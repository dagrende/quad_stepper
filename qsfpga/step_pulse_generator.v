==> flow/design.v <==
module step_pulse_generator(clk, period, position, dir, step);
	parameter PERIOD_BITS = 32;
	input clk;
	input signed [PERIOD_BITS - 1:0] period;
	output signed [PERIOD_BITS - 1:0] position;
	input dir;
	output step;
	reg [PERIOD_BITS - 1:0] ticks;
	reg [7:0] step_timer;
	reg signed [PERIOD_BITS - 1:0] position;
	always @(posedge clk)
	begin
		ticks = ticks + 1;
		if (ticks >= period) begin
			ticks = 0;
			step_timer = 160;
			position = position + (dir == 0 ? -1 : 1);
		end else
		if (step_timer > 0) begin
			step_timer = step_timer - 1;
		end
	end
	assign step = step_timer > 0;
endmodule
======== From RTL to reports: step_pulse_generator ========
Tool output for the design above, in the order of the flow.
Line numbers count from 1 in the design file above.
The mark - stands for no value.
inputs
  design top .............................. step_pulse_generator
  clock ................................... clk
  cell library ............................ sky130hd
  timing corner ........................... tt_025C_1v80

======== Word level ========
Counts by Yosys on the flattened word-level netlist (proc, flatten, opt, wreduce; memories kept). Register bits leave out memories and registers merged into their read ports (data or address); mux counts leave out enables and synchronous resets folded into registers. Print and check cells are left out. Cells with the same type and inputs are merged into one.
word-level totals
  register bits after elaboration ......... 72
  input bits .............................. 34
  output and inout port bits .............. 33
  word-level cells ........................ 9
operators by class
  add/sub/neg operators ................... 3
  order comparisons ....................... 2
  muxes and demuxes ....................... 1
operators by type and width
  operator                                     number
  adder 32 x 1 -> 32 bit with constant B       1
  adder 32 bit                                 1
  >= comparator 32 bit                         1
  2-to-1 mux 32 bit                            1
  subtractor 8 x 1 -> 8 bit with constant B    1
  > comparator 8 x 1 -> 1 bit with constant B  1

======== Longest topological paths ========
Depth = most cells in a row (Yosys ltp): at word level without a register or memory, in the mapped netlist without a sequential cell, where the memories' decode and read muxes count.
logic depth
  depth in word-level cells ............... 2
  ABC_AREA ................................ 0
  gate-level depth with buffers ........... 16
  mapped depth without buffers ............ 15

======== After synthesis ========
The flow's flattened synthesis, as Yosys stat reports it; memories are mapped. The netlist is that of the ABC_AREA named above (0 if unset); the other value can give another one.
cells by type
  type                       number  total area (um2)
  sky130_fd_sc_hd__edfxtp_1  32      960.922
  sky130_fd_sc_hd__ha_1      65      813.28
  sky130_fd_sc_hd__dfxtp_1   40      800.768
  sky130_fd_sc_hd__xnor2_1   43      376.611
  sky130_fd_sc_hd__xor2_1    25      218.96
  sky130_fd_sc_hd__a21oi_1   42      210.202
  sky130_fd_sc_hd__nor2b_1   33      206.448
  sky130_fd_sc_hd__inv_1     46      172.666
  sky130_fd_sc_hd__nand2_1   42      157.651
  sky130_fd_sc_hd__nor2_1    36      135.13
  sky130_fd_sc_hd__o21ai_0   19      95.091
  sky130_fd_sc_hd__a21o_1    11      82.579
  sky130_fd_sc_hd__nand3_1   14      70.067
  sky130_fd_sc_hd__o21a_1    8       60.058
  sky130_fd_sc_hd__and3_1    9       56.304
  sky130_fd_sc_hd__nor3_1    11      55.053
  sky130_fd_sc_hd__a31oi_1   8       50.048
  sky130_fd_sc_hd__nand4_1   8       50.048
Other cell types: 41; their cells: 70.
synthesis totals
  cells in the netlist .................... 562
  chip area (Yosys) ....................... 5197.5 um2
  sequential part of the area ............. 1761.7 um2
  flip-flops .............................. 72
  buffers ................................. 10

======== Path before layout ========
Source: OpenSTA report_checks on the synthesized netlist (no wires, ideal clock, input and output delay 20% of the period each), path of least setup slack; recovery checks are left aside. Register names are those of the netlist, which keeps one name where synthesis merged equal registers.
timing path post-synthesis
  path kind ............................... reg2reg
  start ................................... register ticks[5]
  end ..................................... register step_timer[7]
  period .................................. 2.98 ns
  library setup time ...................... 0.114 ns
  time at the first pin ................... 0.000 ns
  arrival ................................. 3.102 ns
  data required time ...................... 2.866 ns
  path slack .............................. -0.236 ns
  delay of the path ....................... 3.216 ns
  stages on the path ...................... 17
  path buffers ............................ 2
  period reached after synthesis .......... 3.216 ns
"delay of the path" = arrival - input delay + setup time.
"stages on the path" counts driving pins, that of a launching flip-flop among them; a cell with two outputs on the path counts twice.
"period reached after synthesis" = period - worst setup slack (recovery checks aside). The figure is calculated, with input and output delays left at 20% of the set period.
Between the ends stands the longest chain of elaborated cells between them, by number of cells; it is not shown to be the way that was timed. Of several equally long chains one is given.
Each line given opens the expression or statement behind the cell; cells for indexed reads and writes are added by Yosys, which also makes memories of some case tables.
between the ends, post-synthesis
  path through ............................ sky130_fd_sc_hd__dfxtp_1 sky130_fd_sc_hd__and3_1 sky130_fd_sc_hd__and3_1 sky130_fd_sc_hd__and3_1 sky130_fd_sc_hd__clkbuf_2 sky130_fd_sc_hd__nand2_1 sky130_fd_sc_hd__nor2_1 sky130_fd_sc_hd__xor2_1 sky130_fd_sc_hd__ha_1 sky130_fd_sc_hd__a21oi_1 sky130_fd_sc_hd__nor2_1 sky130_fd_sc_hd__a211oi_1 sky130_fd_sc_hd__o21ai_0 sky130_fd_sc_hd__a221o_1 sky130_fd_sc_hd__a41o_1 sky130_fd_sc_hd__buf_6 sky130_fd_sc_hd__a21o_1
  cells in the longest elaborated chain ... 2
  elaborated cells between the ends (all ways) .. 2
  RTL lines with such cells ............... 2
  classes of those cells .................. 1 x add/sub; 1 x compare
ends and longest elaborated chain, post-synthesis
  element                 line  text
  start: declaration      8     reg [PERIOD_BITS - 1:0] ticks;
  start: assignment       13    ticks = ticks + 1;
  start: assignment       15    ticks = 0;
  adder 32 x 1 -> 32 bit  13
  >= comparator 32 bit    14    if (ticks >= period) begin
  end: assignment         16    step_timer = 160;
  end: assignment         20    step_timer = step_timer - 1;
  end: declaration        9     reg [7:0] step_timer;

Lab notebook: step_pulse_generator

module step_pulse_generator, platform sky130hd, 2 stored runs of the flow under differing settings, order arbitrary. Input and output delays are each 20% of the period that was set; the output load is 0.01 pF.

Flow files of entry A
==> flow/run.sh <==
#!/bin/bash
# the make line also repeats the synthesis and layout settings of config.mk as NAME=value (left out here)
make -C /OpenROAD-flow-scripts/flow DESIGN_CONFIG=/design/flow/config.mk WORK_HOME=/design/flow/orfs CLKGATE_MAP_FILE= finish
==> flow/config.mk <==
export PLATFORM = sky130hd
export DESIGN_NAME = step_pulse_generator
export DESIGN_NICKNAME = step_pulse_generator
export VERILOG_FILES = /design/flow/design.v
export SDC_FILE = /design/flow/constraint.sdc
export NUM_CORES = 4
export LEC_CHECK = 0
export CAP_MARGIN = 20
export CELL_PAD_IN_SITES_DETAIL_PLACEMENT = 2
export CELL_PAD_IN_SITES_GLOBAL_PLACEMENT = 0
export CORE_ASPECT_RATIO = 1.96
export CORE_MARGIN = 4
export CORE_UTILIZATION = 44
export CTS_CLUSTER_DIAMETER = 101
export GPL_ROUTABILITY_DRIVEN = 1
export SLEW_MARGIN = 20
==> flow/constraint.sdc <==
create_clock -name core_clock -period 2.41 [get_ports {clk}]
set_input_delay 0.4820 -clock core_clock [delete_from_list [all_inputs] [get_ports {clk}]]
set_output_delay 0.4820 -clock core_clock [all_outputs]
set_load 0.01 [all_outputs]

report of entry A: did not finish, place, DPL-0033

Flow files of entry B
==> flow/run.sh <==
#!/bin/bash
# the make line also repeats the synthesis and layout settings of config.mk as NAME=value (left out here)
make -C /OpenROAD-flow-scripts/flow DESIGN_CONFIG=/design/flow/config.mk WORK_HOME=/design/flow/orfs CLKGATE_MAP_FILE= finish
==> flow/config.mk <==
export PLATFORM = sky130hd
export DESIGN_NAME = step_pulse_generator
export DESIGN_NICKNAME = step_pulse_generator
export VERILOG_FILES = /design/flow/design.v
export SDC_FILE = /design/flow/constraint.sdc
export NUM_CORES = 4
export LEC_CHECK = 0
export ABC_AREA = 0
export CAP_MARGIN = 20
export CELL_PAD_IN_SITES_DETAIL_PLACEMENT = 1
export CORE_MARGIN = 2
export CORE_UTILIZATION = 72
export MAX_ROUTING_LAYER = met5
export MIN_ROUTING_LAYER = met2
export PLACE_DENSITY = 0.55
export SLEW_MARGIN = 20
export TNS_END_PERCENT = 35
==> flow/constraint.sdc <==
create_clock -name core_clock -period 5.92 [get_ports {clk}]
set_input_delay 1.1840 -clock core_clock [delete_from_list [all_inputs] [get_ports {clk}]]
set_output_delay 1.1840 -clock core_clock [all_outputs]
set_load 0.01 [all_outputs]

report of entry B: did not finish, place, DPL-0033
