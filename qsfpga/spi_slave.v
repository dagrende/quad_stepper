==> flow/design.v <==
module spi_slave(clk, mosi, miso, sck, cs, tx_data, rx_data, rx_ready);
  parameter DATA_LEN = 32;
  input clk, sck;
  input cs;  
  input mosi;
  output miso;   
  output [DATA_LEN - 1:0] rx_data;
  input [DATA_LEN - 1:0] tx_data;
  output rx_ready;
  reg [DATA_LEN - 1:0] trx_buffer;
  reg [2:0] sck_sync, ssel_sync;
  always @(posedge clk) begin
    sck_sync <= {sck, sck_sync[2:1]};
    ssel_sync <= {cs, ssel_sync[2:1]};
  end
  wire sck_posedge = sck_sync[1:0] == 2'b10;
  wire sck_negedge = sck_sync[1:0] == 2'b01;
  wire ssel_posedge = ssel_sync[1:0] == 2'b10;
  wire ssel_negedge = ssel_sync[1:0] == 2'b01;
  wire ssel_active = ssel_sync[0] == 0;
  reg mosi_mem;
  reg [7:0] bit_count;
  always @(posedge clk) begin
    if (ssel_negedge) begin
      trx_buffer = tx_data;
	  bit_count = 0;
    end
    else if (sck_posedge) begin
		mosi_mem = mosi;
    end
    else if (sck_negedge) begin
      trx_buffer = {mosi_mem, trx_buffer[DATA_LEN - 1: 1]};
	  bit_count = bit_count + 1;
    end
  end
  assign miso = ssel_active ? trx_buffer[0] : 1'bz;
  assign rx_ready = ssel_active && (bit_count == DATA_LEN);
  assign rx_data = trx_buffer;
endmodule
=== From RTL to reports: spi_slave ===
The steps from the RTL of spi_slave to its reports follow in flow order.
Line numbers count from 1 in the design file above.
Cell names lack the library's common part.
A cell with n/a has no value.

* Design top: spi_slave
* Clock input: clk
* Library: sky130hd
* Corner: tt_025C_1v80

=== Word level ===
Source: Yosys, flattened and elaborated, memories not mapped. Widths are those after wreduce. Registers that Yosys merges into a memory's read port (data or address) are not register bits. Print and check cells do not count. Equal cells are merged and count once.

* Input bits: 36
* RAM bits: 0
* Register bits after elaboration: 47
* Memory bits (read-only): 0
* Cells after elaboration: 23
* Output and inout port bits: 34
* Memories kept: 0
* Clocked read ports x word width: 0
* Latch bits: 0

* Multipliers: 0
* Muxes and demuxes: 4
* $lt $le $gt $ge: 0
* Bitwise logic cells: 3
* Shift operators: 0
* Div/mod/pow operators: 0
* $add $sub $neg: 1
* Eq/ne operators: 5
* Reductions and logical operators: 5

{| class="wikitable"
|+ Operators with widths
! operator !! count
|-
| two-way mux 32 bit || 3
|-
| adder 8 x 1 -> 8 bit (second input constant) || 1
|-
| equality test 8 x 6 -> 1 bit (second input constant) || 1
|-
| AND reduction 2 bit || 3
|-
| equality test 2 x 1 -> 1 bit (second input constant) || 2
|-
| NOT 1 bit || 3
|-
| inequality test 2 x 1 -> 1 bit (second input constant) || 1
|-
| equality test 2 bit (second input constant) || 1
|-
| nonzero test 2 bit || 1
|-
| logical AND 1 bit || 1
|-
| two-way mux 1 bit || 1
|}

=== Logic depth ===
Depth = most cells in a row (Yosys ltp): at word level without a register or memory, in the mapped netlist without a sequential cell, where the memories' decode and read muxes count.

* Word-level depth: 4
* ABC_AREA: 0
* Gate-level depth with buffers: 4
* Gate-level depth less buffers: 4

=== Mapped cells and area ===
Source: synth_stat.txt of the flow (Yosys; design flattened, memories mapped). It holds for the ABC_AREA given above (unset counts as 0); a run with the other value may have another netlist.
The area totals of this step are shown rounded.

* Sequential area: 1270 µm²
* Standard cells after synthesis: 124
* Buffer cells: 6
* Cell area after synthesis: 1910 µm²
* Flip-flops: 47

{| class="wikitable"
|+ Cells by type
! cell !! count !! total area (µm²)
|-
| edfxtp_1 || 33 || 990.95
|-
| mux2_2 || 32 || 360.346
|-
| dfxtp_1 || 14 || 280.269
|-
| a21oi_1 || 5 || 25.024
|-
| ha_1 || 2 || 25.024
|-
| buf_2 || 4 || 20.019
|-
| o21ai_0 || 4 || 20.019
|-
| nor2b_1 || 3 || 18.768
|-
| xnor2_1 || 2 || 17.517
|-
| inv_1 || 4 || 15.014
|-
| or3_2 || 2 || 15.014
|-
| nand4_2 || 1 || 12.512
|-
| or3_1 || 2 || 12.512
|-
| nor2_1 || 3 || 11.261
|-
| mux2i_1 || 1 || 10.01
|-
| and4_1 || 1 || 8.758
|-
| nand4b_1 || 1 || 8.758
|-
| buf_4 || 1 || 7.507
|}

Not listed: further types 9, cells in them 9.

=== Worst setup path after synthesis ===
Path of least setup slack by OpenSTA after synthesis, without wires, with an ideal clock, recovery checks aside; 20% of the period is set as input and as output delay. Where synthesis merged equal registers, the netlist keeps one of their names.

* Kind: register to register
* From: reg ssel_sync[0]
* To: reg trx_buffer[0]
* Data arrival time: 1.338 ns
* Launch time at the first pin: 0.000 ns
* Setup time: 0.375 ns
* Required time: 1.355 ns
* Period: 1.73 ns
* Path delay: 1.713 ns
* Driving pins on the path: 5
* Buffers on the path: 2
* Slack: 0.018 ns
* Synthesis period reached: 1.712 ns

"path delay" is the arrival time less input delay plus setup time.
"driving pins on the path" counts driving pins, that of a launching flip-flop among them; a cell with two outputs on the path counts twice.
"synthesis period reached" is the clock period less the worst setup slack; recovery checks do not enter. This is arithmetic on one report: input and output delays are still those of the set period (20% each).
Between the ends stands the longest chain of elaborated cells between them, by number of cells; it is not shown to be the way that was timed. Of several equally long chains one is given.
A line is the first line of the expression or statement that the cell stems from. Yosys adds cells for indexed reads and writes and turns some case tables into memories.
Only ways into the end's enable, where the timed path ends, are counted here.

* Cell sequence: dfxtp_1 -> nor2b_1 -> buf_2 -> clkbuf_1 -> or2_2
* Length of the longest elaborated chain: 3
* Elaborated cells on any way between the ends: 4
* Source lines of those cells: 1
* Classes of those cells: eq/ne (2); reduce/logical (2)

{| class="wikitable"
|+ Ends and longest elaborated chain, post-synthesis
! what !! RTL line !! source
|-
| start, declared || 11 || <nowiki>reg [2:0] sck_sync, ssel_sync;</nowiki>
|-
| start, assigned || 14 || <nowiki>ssel_sync <= {cs, ssel_sync[2:1]};</nowiki>
|-
| equality test 2 x 1 -> 1 bit || 19 || <nowiki>wire ssel_negedge = ssel_sync[1:0] == 2'b01;</nowiki>
|-
| nonzero test 2 bit || n/a ||
|-
| AND reduction 2 bit || n/a ||
|-
| end, assigned || 25 || <nowiki>trx_buffer = tx_data;</nowiki>
|-
| end, assigned || 32 || <nowiki>trx_buffer = {mosi_mem, trx_buffer[DATA_LEN - 1: 1]};</nowiki>
|-
| end, declared || 10 || <nowiki>reg [DATA_LEN - 1:0] trx_buffer;</nowiki>
|}

=== Timing after layout ===
Path of least setup slack in the final report of run 1 (OpenROAD, finished layout, wires in). Where an end is a register, its clock arrival counts in the times.

* Kind: register to output
* From: reg bit_count[0]
* To: out rx_ready
* Period: 2.93 ns
* Buffers on the path: 1
* Data arrival time: 1.73 ns
* Launch time at the first pin: 0.28 ns
* Driving pins on the path: 6
* External output delay: 0.59 ns
* Slack: 0.62 ns
* Required time: 2.34 ns

Between the ends stands the longest chain of elaborated cells between them, by number of cells; it is not shown to be the way that was timed. Of several equally long chains one is given.

* Cell sequence: dfxtp_1 -> inv_1 -> ha_1 -> nor2b_1 -> and4_1 -> clkdlybuf4s50_1
* Length of the longest elaborated chain: 2
* Elaborated cells on any way between the ends: 2
* Source lines of those cells: 1
* Classes of those cells: eq/ne (1); reduce/logical (1)

{| class="wikitable"
|+ Ends and longest elaborated chain, after layout
! what !! RTL line !! source
|-
| start, declared || 22 || <nowiki>reg [7:0] bit_count;</nowiki>
|-
| start, assigned || 26 || <nowiki>bit_count = 0;</nowiki>
|-
| start, assigned || 33 || <nowiki>bit_count = bit_count + 1;</nowiki>
|-
| equality test 8 x 6 -> 1 bit || 37 || <nowiki>assign rx_ready = ssel_active && (bit_count == DATA_LEN);</nowiki>
|-
| logical AND 1 bit || 37 ||
|-
| end, declared || 9 || <nowiki>output rx_ready;</nowiki>
|}

FLOW RESULTS
============

Measured results for spi_slave: 2 stored runs of the Yosys and OpenROAD flow on sky130hd. The settings differ; the order carries no meaning. The constraints put input and output delay at 20% of the set period each and load the outputs with 0.01 pF.
"achieved clock period" is the run's clock period less its worst setup slack. It is reckoned from that one timing run; input and output delays stay at 20% of the period that was set.
By "allowed time less slack (worst setup path)" is meant the share of the clock period that the worst setup path is allowed (20% is reserved at inputs, 20% at outputs), minus its slack. Clock arrival times at its registers enter into it.
By "power consumption" is meant OpenSTA's value without simulated activity: inputs other than the clock are taken to toggle once in ten clock periods, and the tool carries that through the logic.
Values from the reports are rounded here.

=== Run 1 ===
{| class="wikitable"
! Setting !! Value
|-
| period_ns || 2.93
|-
| CORE_UTILIZATION || 28
|-
| SETUP_SLACK_MARGIN || 0.47
|-
| PLACE_DENSITY_LB_ADDON || 0.04
|-
| CORE_ASPECT_RATIO || 1.32
|-
| CORE_MARGIN || 3
|-
| ABC_AREA || 0
|-
| GPL_ROUTABILITY_DRIVEN || 1
|-
| CTS_CLUSTER_SIZE || 86
|-
| CTS_CLUSTER_DIAMETER || 20
|-
| SLEW_MARGIN || 30
|-
| CAP_MARGIN || 20
|-
! Result !! Value
|-
| Post-route worst hold slack || 0.331 ns
|-
| Area inside the die boundary || 7870 µm²
|-
| Total negative slack on setup checks || 0.000 ns
|-
| Yosys chip area after synthesis || 1910 µm²
|-
| Worst setup slack after layout || 0.619 ns
|-
| Achieved clock period || 2.311 ns
|-
| Power consumption || 1450 µW
|-
| Std-cell area (final layout) || 2790 µm²
|-
| Allowed time less slack (worst setup path) || 1.73 ns
|-
| Critical path type || register to output
|-
| Utilization in the final report || 42.4 %
|}

=== Run 2 ===
{| class="wikitable"
! Setting !! Value
|-
| period_ns || 2.8
|-
| CORE_UTILIZATION || 42
|-
| PLACE_DENSITY || 0.95
|-
| CELL_PAD_IN_SITES_DETAIL_PLACEMENT || 0
|-
| TNS_END_PERCENT || 65
|-
| GPL_TIMING_DRIVEN || 0
|-
| CTS_CLUSTER_SIZE || 29
|-
| CTS_CLUSTER_DIAMETER || 187
|-
| MIN_ROUTING_LAYER || met2
|-
| CAP_MARGIN || 20
|-
| CORE_MARGIN || 2
|-
| SLEW_MARGIN || 20
|-
! Result !! Value
|-
| Post-route worst hold slack || 0.330 ns
|-
| Area inside the die boundary || 5110 µm²
|-
| Total negative slack on setup checks || 0.000 ns
|-
| Yosys chip area after synthesis || 1910 µm²
|-
| Worst setup slack after layout || 0.502 ns
|-
| Achieved clock period || 2.298 ns
|-
| Power consumption || 1480 µW
|-
| Std-cell area (final layout) || 2750 µm²
|-
| Allowed time less slack (worst setup path) || 1.74 ns
|-
| Critical path type || register to output
|-
| Utilization in the final report || 62.8 %
|}
