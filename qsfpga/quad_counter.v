==> flow/design.v <==
module quad_counter(clk, quadA, quadB, position);
	parameter COUNT_BITS = 32;
	input clk, quadA, quadB;
	output signed [COUNT_BITS - 1:0] position;
	reg [2:0] quadA_delayed, quadB_delayed;
	always @(posedge clk) quadA_delayed <= {quadA_delayed[1:0], quadA};
	always @(posedge clk) quadB_delayed <= {quadB_delayed[1:0], quadB};
	wire count_enable = quadA_delayed[1] ^ quadA_delayed[2] ^ quadB_delayed[1] ^ quadB_delayed[2];
	wire count_up = quadA_delayed[1] ^ quadB_delayed[2];
	reg signed [COUNT_BITS - 1:0] position = 0;
	always @(posedge clk)
	begin
		if (count_enable)
		begin
			if (count_up) begin
				position = position + 1;
			end else begin
				position = position - 1;
			end
		end
	end
endmodule
== Reports on quad_counter ==
Tool output for the design above, in the order of the flow.
Line numbers count from 1 in the design file above.
Cell names lack the library's common part.
The mark -- stands for no value.

* Design top: quad_counter
* Clock: clk
* Cell library: sky130hd
* Library corner: tt_025C_1v80

== Elaborated design ==
Counts by Yosys on the flattened word-level netlist (proc, flatten, opt, wreduce; memories kept). Register bits leave out memories and registers merged into their read ports (data or address); mux counts leave out enables and synchronous resets folded into registers. Print and check cells are left out. Cells with the same type and inputs are merged into one.

* Add/sub/neg operators: 2
* $mul: 0
* Divide/modulo/power cells: 0
* $lt $le $gt $ge: 0
* Equality and inequality tests: 0
* Shifts and indexed selects: 0
* Mux-type cells: 1
* Bitwise operators: 4
* Reduce/logical cells: 0

{| class="wikitable"
|+ Operator list
! cell !! count
|-
| adder 32 x 2 -> 32 bit with constant B || 1
|-
| subtractor 32 x 2 -> 32 bit with constant B || 1
|-
| two-way mux 32 bit || 1
|-
| XOR 1 bit || 4
|}

* Flip-flop bits (word level): 38
* Bits in latches: 0
* Memory bits (writable): 0
* ROM bits: 0
* Word width x clocked read ports: 0
* Memories: 0
* Output and inout bits: 32
* Word-level cells: 10

== Depth ==
Yosys ltp: most cells in a row. Word level: on the elaborated netlist, between registers, memories and ports. Mapped: between sequential cells and ports; inverters and the memories' decode and read muxes count.

* Word-level depth: 3
* ABC_AREA: 0
* Gate-level depth with buffers: 12
* Depth with buffers taken out: 9

== Synthesis result ==
The flow's flattened synthesis, as Yosys stat reports it; memories are mapped. The netlist is that of the ABC_AREA named above (0 if unset); the other value can give another one.
The area totals of this step are shown rounded.

{| class="wikitable"
|+ Cell types
! type !! count
|-
| edfxtp_1 || 32
|-
| xnor2_1 || 32
|-
| mux2i_1 || 16
|-
| nor2_1 || 33
|-
| dfxtp_1 || 6
|-
| nor3_1 || 19
|-
| nand4_1 || 15
|-
| a21oi_1 || 16
|-
| nor4_1 || 12
|-
| xor2_1 || 7
|-
| nand3_1 || 12
|-
| nand2_1 || 15
|-
| clkbuf_8 || 4
|-
| clkbuf_1 || 14
|-
| or4_1 || 7
|-
| o21ai_0 || 9
|-
| nor4b_1 || 4
|-
| buf_6 || 3
|}

Other cell types: 43; their cells: 77.

* Cells in the netlist: 333
* Synthesis area: 3064 um^2
* Sequential part of the area: 1081 um^2
* Flip-flops: 38
* Buffers: 32

== Path before layout ==
Source: OpenSTA report_checks on the synthesized netlist (no wires, ideal clock, input and output delay 20% of the period each), path of least setup slack; recovery checks are left aside. Register names are those of the netlist, which keeps one name where synthesis merged equal registers.

* Path type: register to register
* Start: register quadB_delayed[2]
* End: register position[0]
* Period: 6000 ps
* Data arrival time: 2865 ps
* Required time: 5564 ps
* Slack: 2699 ps
* Path delay: 3301 ps
* Stages on the path: 6
* Period reached after synthesis: 3301 ps

"path delay" = arrival - input delay + setup time.
"stages on the path": output pins that drive a net of the path, with the launching flip-flop's if there is one; two outputs of one cell count as two.
"period reached after synthesis" is the clock period less the worst setup slack; recovery checks do not enter. This is arithmetic on one report: input and output delays are still those of the set period (20% each).
The rows between start and end are the longest chain of elaborated cells between them; the timing report does not say that the signal goes this way. Where chains are equally long, one stands for them.
Each line given opens the expression or statement behind the cell; cells for indexed reads and writes are added by Yosys, which also makes memories of some case tables.
Only ways into the end's enable, where the timed path ends, are counted here.

* Cells stage by stage: dfxtp_1 xor2_4 buf_4 buf_2 buf_2 xnor2_1
* Length of the longest elaborated chain: 1
* Elaborated cells between the ends (all ways): 1
* Those cells by class: logic: 1

{| class="wikitable"
|+ Ends and longest elaborated chain, after synthesis
! element !! line !! text
|-
| start: declaration || 5 || <nowiki>reg [2:0] quadA_delayed, quadB_delayed;</nowiki>
|-
| start: assignment || 7 || <nowiki>always @(posedge clk) quadB_delayed <= {quadB_delayed[1:0], quadB};</nowiki>
|-
| XOR 1 bit || 8 || <nowiki>wire count_enable = quadA_delayed[1] ^ quadA_delayed[2] ^ quadB_delayed[1] ^ quadB_delayed[2];</nowiki>
|-
| end: assignment || 16 || <nowiki>position = position + 1;</nowiki>
|-
| end: assignment || 18 || <nowiki>position = position - 1;</nowiki>
|-
| end: declaration || 4 || <nowiki>output signed [COUNT_BITS - 1:0] position;</nowiki>
|}

== Timing after layout ==
From the final timing report of entry A: the path of least setup slack in the routed layout; clock arrival at registers is part of the times.
The report prints the path's times to 10 ps; the period is as set.

* Path type: register to register
* Start: register quadB_delayed[2]
* End: register position[30]
* Period: 5710 ps
* Data arrival time: 3890 ps
* Required time: 5770 ps
* Slack: 1880 ps
* Stages on the path: 13

The rows between start and end are the longest chain of elaborated cells between them; the timing report does not say that the signal goes this way. Where chains are equally long, one stands for them.
Ways into the end's enable are left out, as the timed path ends at the data pin.

* Cells stage by stage: dfxtp_1 xor2_4 buf_4 buf_2 buf_2 xnor2_1 ha_1 nand4_1 a21oi_1 o211ai_2 a2111oi_4 mux2i_1 xor2_1
* Length of the longest elaborated chain: 2
* Elaborated cells between the ends (all ways): 2
* Those cells by class: mux: 1; logic: 1

{| class="wikitable"
|+ Ends and longest elaborated chain, post-layout
! element !! line !! text
|-
| start: declaration || 5 || <nowiki>reg [2:0] quadA_delayed, quadB_delayed;</nowiki>
|-
| start: assignment || 7 || <nowiki>always @(posedge clk) quadB_delayed <= {quadB_delayed[1:0], quadB};</nowiki>
|-
| XOR 1 bit || 9 || <nowiki>wire count_up = quadA_delayed[1] ^ quadB_delayed[2];</nowiki>
|-
| two-way mux 32 bit || 15 || <nowiki>if (count_up) begin</nowiki>
|-
| end: assignment || 16 || <nowiki>position = position + 1;</nowiki>
|-
| end: assignment || 18 || <nowiki>position = position - 1;</nowiki>
|-
| end: declaration || 4 || <nowiki>output signed [COUNT_BITS - 1:0] position;</nowiki>
|}

Measured data: module quad_counter, platform sky130hd, 2 stored runs of the flow under differing settings, order arbitrary. Input and output delays are each 20% of the period that was set; the output load is 0.01 pF.
By "achieved clock period" is meant the clock period of the run minus its worst setup slack. This is arithmetic on one report: input and output delays are still those of the set period (20% each).
"worst setup path time": the worst setup path's part of the clock period (all of it between registers, 20% less for each end at a port) less its slack. A launch clock that arrives late makes it longer, a capture clock that arrives late makes it shorter.
"power" rests on the timing tool's default activity at the inputs, not on a simulated workload.
"worst setup path time" is known to 10 ps.
Measured values are rounded.

Entry A
==> flow/run.sh <==
#!/bin/bash
# the make line also repeats the synthesis and layout settings of config.mk as NAME=value (left out here)
make -C /OpenROAD-flow-scripts/flow DESIGN_CONFIG=/design/flow/config.mk WORK_HOME=/design/flow/orfs CLKGATE_MAP_FILE= finish
==> flow/config.mk <==
export PLATFORM = sky130hd
export DESIGN_NAME = quad_counter
export DESIGN_NICKNAME = quad_counter
export VERILOG_FILES = /design/flow/design.v
export SDC_FILE = /design/flow/constraint.sdc
export NUM_CORES = 4
export LEC_CHECK = 0
export CAP_MARGIN = 20
export CORE_MARGIN = 2
export CORE_UTILIZATION = 54
export GPL_ROUTABILITY_DRIVEN = 1
export GPL_TIMING_DRIVEN = 0
export PLACE_DENSITY = 0.63
export SETUP_SLACK_MARGIN = 1.64
export SLEW_MARGIN = 30
export TNS_END_PERCENT = 5
==> flow/constraint.sdc <==
create_clock -name core_clock -period 5.71 [get_ports {clk}]
set_input_delay 1.1420 -clock core_clock [delete_from_list [all_inputs] [get_ports {clk}]]
set_output_delay 1.1420 -clock core_clock [all_outputs]
set_load 0.01 [all_outputs]

==> results of entry A <==
chip area after synthesis (Yosys): 3064 um^2
die area: 6293 um^2
standard-cell area of the final layout: 3623 um^2
utilization: 65.8 %
worst setup slack after layout: 1882 ps
total negative slack: 0 ps
worst hold slack: 333 ps
power: 1.448 mW
achieved clock period: 3828 ps
worst setup path time: 3830 ps
worst setup path kind: register to register

Entry B
==> flow/run.sh <==
#!/bin/bash
# the make line also repeats the synthesis and layout settings of config.mk as NAME=value (left out here)
make -C /OpenROAD-flow-scripts/flow DESIGN_CONFIG=/design/flow/config.mk WORK_HOME=/design/flow/orfs CLKGATE_MAP_FILE= finish
==> flow/config.mk <==
export PLATFORM = sky130hd
export DESIGN_NAME = quad_counter
export DESIGN_NICKNAME = quad_counter
export VERILOG_FILES = /design/flow/design.v
export SDC_FILE = /design/flow/constraint.sdc
export NUM_CORES = 4
export LEC_CHECK = 0
export CAP_MARGIN = 20
export CORE_MARGIN = 2
export CORE_UTILIZATION = 40
export SETUP_SLACK_MARGIN = 0.41
export SLEW_MARGIN = 20
==> flow/constraint.sdc <==
create_clock -name core_clock -period 3.56 [get_ports {clk}]
set_input_delay 0.7120 -clock core_clock [delete_from_list [all_inputs] [get_ports {clk}]]
set_output_delay 0.7120 -clock core_clock [all_outputs]
set_load 0.01 [all_outputs]

==> results of entry B <==
chip area after synthesis (Yosys): 3064 um^2
die area: 8377 um^2
standard-cell area of the final layout: 3498 um^2
utilization: 47.7 %
worst setup slack after layout: 856 ps
total negative slack: 0 ps
worst hold slack: 327 ps
power: 2.242 mW
achieved clock period: 2704 ps
worst setup path time: 2700 ps
worst setup path kind: register to register
